==> flow/design.v <==
interface m_int();
logic [7:0] MOSI_data;
logic MISO;
logic [7:0] MISO_data;
logic [7:0] master_stash_ptr;
logic MOSI;
endinterface
module slave (
    input CTRL_CLK,
    input SCLK_PULSE,
    input NRST,
    input [7:0] SDO_data,
    output [7:0] slave_stash_ptr,
    input CS,    
    input SCLK,  
    input SDI,   
    output reg SDO   
);
localparam IDLE = 0;
localparam TRANSACTION = 1;
reg state;
reg [7:0] SDI_buffer;
reg [7:0] SDO_buffer;
reg [3:0] bit_counter;
reg [1:0] bit_cycle;
always @ (posedge CTRL_CLK) begin
    if (!NRST) begin
        SDO <= 1'b0;
        SDI_buffer <= 8'd0;
        SDO_buffer <= 8'd0;
        bit_cycle <= 2'd0;
        bit_counter <= 4'd8;
        state <= IDLE;
    end
    else begin
        if (SCLK_PULSE) begin
            case (state)
                IDLE: begin
                    SDO <= 1'b0;
                    SDI_buffer <= 8'd0;
                    SDO_buffer <= 8'd0;
                    bit_cycle <= 2'd0;
                    bit_counter <= 4'd8;
                    state <= IDLE;
                    if (!CS) begin
                        state <= TRANSACTION;
                    end
                end
                TRANSACTION: begin
                    case (bit_cycle)
                        0: begin
                            bit_counter <= bit_counter - 1'b1;
                            if (bit_counter == 7) begin
                                SDO_buffer <= SDO_data;
                                bit_cycle <= 1;
                            end
                            else
                                bit_cycle <= 1;
                        end
                        1: begin
                            SDI_buffer <= {SDI_buffer[6:0], SDI};
                            bit_cycle <= 2;
                        end
                        2: begin
                            SDO <= SDO_buffer[bit_counter];
                            bit_cycle <= 3;
                        end
                        3: begin
                            if (bit_counter == 0) begin
                                bit_cycle <= 0;
                                bit_counter <= 4'd8;
                            end
                            else
                                bit_cycle <= 0;
                        end
                    endcase
                end
            endcase
        end
        else if (CS)
            state <= IDLE;
    end
end
endmodule
# Step by step through the tools: slave
# What the tools print for slave, step after step.
# Line numbers count from 1 in the design file above.
# Operators: Yosys type, input widths -> output width; for muxes data width and select width s.
# Library cell names are shortened.
# The mark -- stands for no value.
# setup
top	slave
clk_port	CTRL_CLK
cell_library	sky130hd
corner	tt_025C_1v80

# Elaborated design
# Yosys after proc, flatten, opt, wreduce and memory -nomap, before mapping. Memory bits, and registers merged into a memory's read port (data or address), are not among the register bits. Print and check cells are not counted. Equal cells are merged and count once.
# bits
wordCells	37
reg_bits	16
input_bits	14
output_inout_bits	9
# op_classes
n_mux	14
n_logic	1
addsub	1
eq_ne	9
reduce_logical	6
n_shift	1
# op_table
operator	n
$pmux 8 s2	1
$pmux 4 s2	2
$mux 8	2
$shiftx 8x4->1	1
$pmux 2 s4	1
$ne 2x1->1 const B	3
$reduce_and 3->1	2
$mux 1	5
$eq 2x2->1 const B	2
$sub 4x1->4 const B	1
$eq 4x3->1 const B	1
$logic_not 4->1	1
$pmux 2 s2	1
$mux 4	1
$ne 3x1->1 const B	1
$ne 3x3->1 const B	1
$eq 2x1->1 const B	1
$logic_not 2->1	1
$reduce_and 2->1	1
$reduce_bool 2->1	1
$pmux 1 s2	1
$not 1->1	1

# Logic depth
# Longest topological path by Yosys (ltp), each cell counted once; first at word level (registers and memories cut), then after technology mapping (sequential cells cut; the memories' decode and read muxes count).
# logic_depth
depth_word	4
abc_area	0
ltp_mapped	6

# Mapped cells and area
# The flow's flattened synthesis, as Yosys stat reports it; memories are mapped. The netlist is that of the ABC_AREA named above (0 if unset); the other value can give another one.
# Totals and module areas in this step are rounded.
# types
type	n	type_area_um2
dfxtp_1	18	360.346
mux2i_1	10	100.096
nor2b_1	11	68.816
buf_4	8	60.058
and2_1	9	56.304
mux4_2	2	45.043
ha_1	2	25.024
a21boi_0	3	22.522
nand3_1	4	20.019
o21ai_0	4	20.019
nand2_1	5	18.768
nand2b_1	3	18.768
a21oi_4	1	16.266
inv_1	4	15.014
nand4b_2	1	15.014
and3_1	2	12.512
buf_6	1	11.261
nand4bb_1	1	11.261
# Not listed: further types 11, cells in them 14.
# mapped
mapped_area_mm2	0.000977
sequential_area_mm2	0.00036
stdcells	103
buf_cells	11
ffs	18

# Timing after synthesis
# Path of least setup slack by OpenSTA after synthesis, without wires, with an ideal clock, recovery checks aside; 20% of the period is set as input and as output delay. Where synthesis merged equal registers, the netlist keeps one of their names.
# synth_path
path_type	reg2reg
startpoint	reg bit_counter[0]
endpoint	reg bit_counter[2]
t_first_pin_ns	0.000
setup_time_ns	0.116
t_arrival_ns	1.306
path_delay_ns	1.422
n_path_buf	0
setup_slack_ns	0.098
clock_period_ns	1.52
path_stages	7
required_ns	1.404
synth_period_reached_ns	1.422
# "path_delay_ns" is the arrival time less input delay plus setup time.
# "path_stages" counts driving pins, that of a launching flip-flop among them; a cell with two outputs on the path counts twice.
# "synth_period_reached_ns" = period - worst setup slack (recovery checks aside). The figure is calculated, with input and output delays left at 20% of the set period.
# Between the ends stands the longest chain of elaborated cells between them, by number of cells; it is not shown to be the way that was timed. Of several equally long chains one is given.
# A line is the first line of the expression or statement that the cell stems from. Yosys adds cells for indexed reads and writes and turns some case tables into memories.
# At most two assigning lines are given for a register; there are more.
# synth_via
path_cell_list	dfxtp_1 -> inv_1 -> ha_1 -> nand4bb_1 -> a31oi_1 -> o211ai_1 -> and3b_1
elab_chain_len	4
cells_between	7
cone_classes	add/sub: 1; eq/ne: 1; mux: 3; reduce/logical: 2
# synth_rtl
element	line_no	rtl
start: declaration	24	reg [3:0] bit_counter;
start: assignment	32	bit_counter <= 4'd8;
start: assignment	52	bit_counter <= bit_counter - 1'b1;
$logic_not 4->1	69	if (bit_counter == 0) begin
$mux 4	69
$pmux 4 s2	50	case (bit_cycle)
$pmux 4 s2	37	case (state)
end: assignment	32
end: assignment	52
end: declaration	24

# Path in the finished layout
# Path of least setup slack in the final report of record 2 (OpenROAD, finished layout, wires in). Where an end is a register, its clock arrival counts in the times.
# layout_path
path_type	reg2reg
startpoint	reg bit_counter[1]
endpoint	reg SDO_buffer[7]
t_arrival_ns	1.80
path_stages	6
n_path_buf	0
required_ns	1.97
t_first_pin_ns	0.29
clock_period_ns	1.77
setup_time_ns	0.10
setup_slack_ns	0.16
# Between the ends stands the longest chain of elaborated cells between them, by number of cells; it is not shown to be the way that was timed. Of several equally long chains one is given.
# At most two assigning lines are given for a register; there are more.
# layout_via
path_cell_list	dfxtp_1 -> ha_1 -> nand4b_2 -> a21oi_4 -> mux2i_1 -> nor2b_1
elab_chain_len	4
cells_between	6
cone_classes	eq/ne: 2; mux: 3; reduce/logical: 1
# layout_rtl
element	line_no	rtl
start: declaration	24	reg [3:0] bit_counter;
start: assignment	32	bit_counter <= 4'd8;
start: assignment	52	bit_counter <= bit_counter - 1'b1;
$eq 4x3->1	53	if (bit_counter == 7) begin
$mux 8	53
$mux 8	50	case (bit_cycle)
$pmux 8 s2	37	case (state)
end: assignment	41	SDO_buffer <= 8'd0;
end: assignment	54	SDO_buffer <= SDO_data;
end: declaration	23	reg [7:0] SDO_buffer;

# Top module slave; platform sky130hd; tools Yosys and OpenROAD; 2 stored runs in no particular order. Input and output delays are each 20% of the period that was set; the output load is 0.01 pF.
# "worst_path_ns" means the part of the period allowed to the worst setup path (the constraints hold back 20% at inputs and 20% at outputs) less its slack; where the path has registers, the arrival times of their clocks count too.
# By "fin_power_mw" is meant OpenSTA's value without simulated activity: inputs other than the clock are taken to toggle once in ten clock periods, and the tool carries that through the logic.
# The results are shown rounded.
# A setting shown as n/a is not set for that run.
# A result given as n/a is not shown for that run.
stored run	period_ns	CORE_UTILIZATION	PLACE_DENSITY_LB_ADDON	HOLD_SLACK_MARGIN	CORE_ASPECT_RATIO	CELL_PAD_IN_SITES_GLOBAL_PLACEMENT	CELL_PAD_IN_SITES_DETAIL_PLACEMENT	TNS_END_PERCENT	GPL_TIMING_DRIVEN	GPL_ROUTABILITY_DRIVEN	CTS_CLUSTER_SIZE	CAP_MARGIN	CORE_MARGIN	SLEW_MARGIN	ws_setup_ns	worst_path_ns	timing.worst_path_kind	synth_chip_area_mm2	finish.utilization_frac	final_die_area_mm2	setup_tns_ns	fin_power_mw
record 1	0.971	50	0.18	0.12	1.19	2	1	40	1	1	49	20	2	20	n/a	n/a	n/a	n/a	n/a	n/a	n/a	n/a
record 2	1.77	40	n/a	n/a	n/a	n/a	n/a	n/a	n/a	n/a	n/a	20	2	20	0.165	1.61	reg2reg	0.000977	0.505	0.00285	0.000	0.741
# Record 1: stopped before the end: placement reported FLW-0024
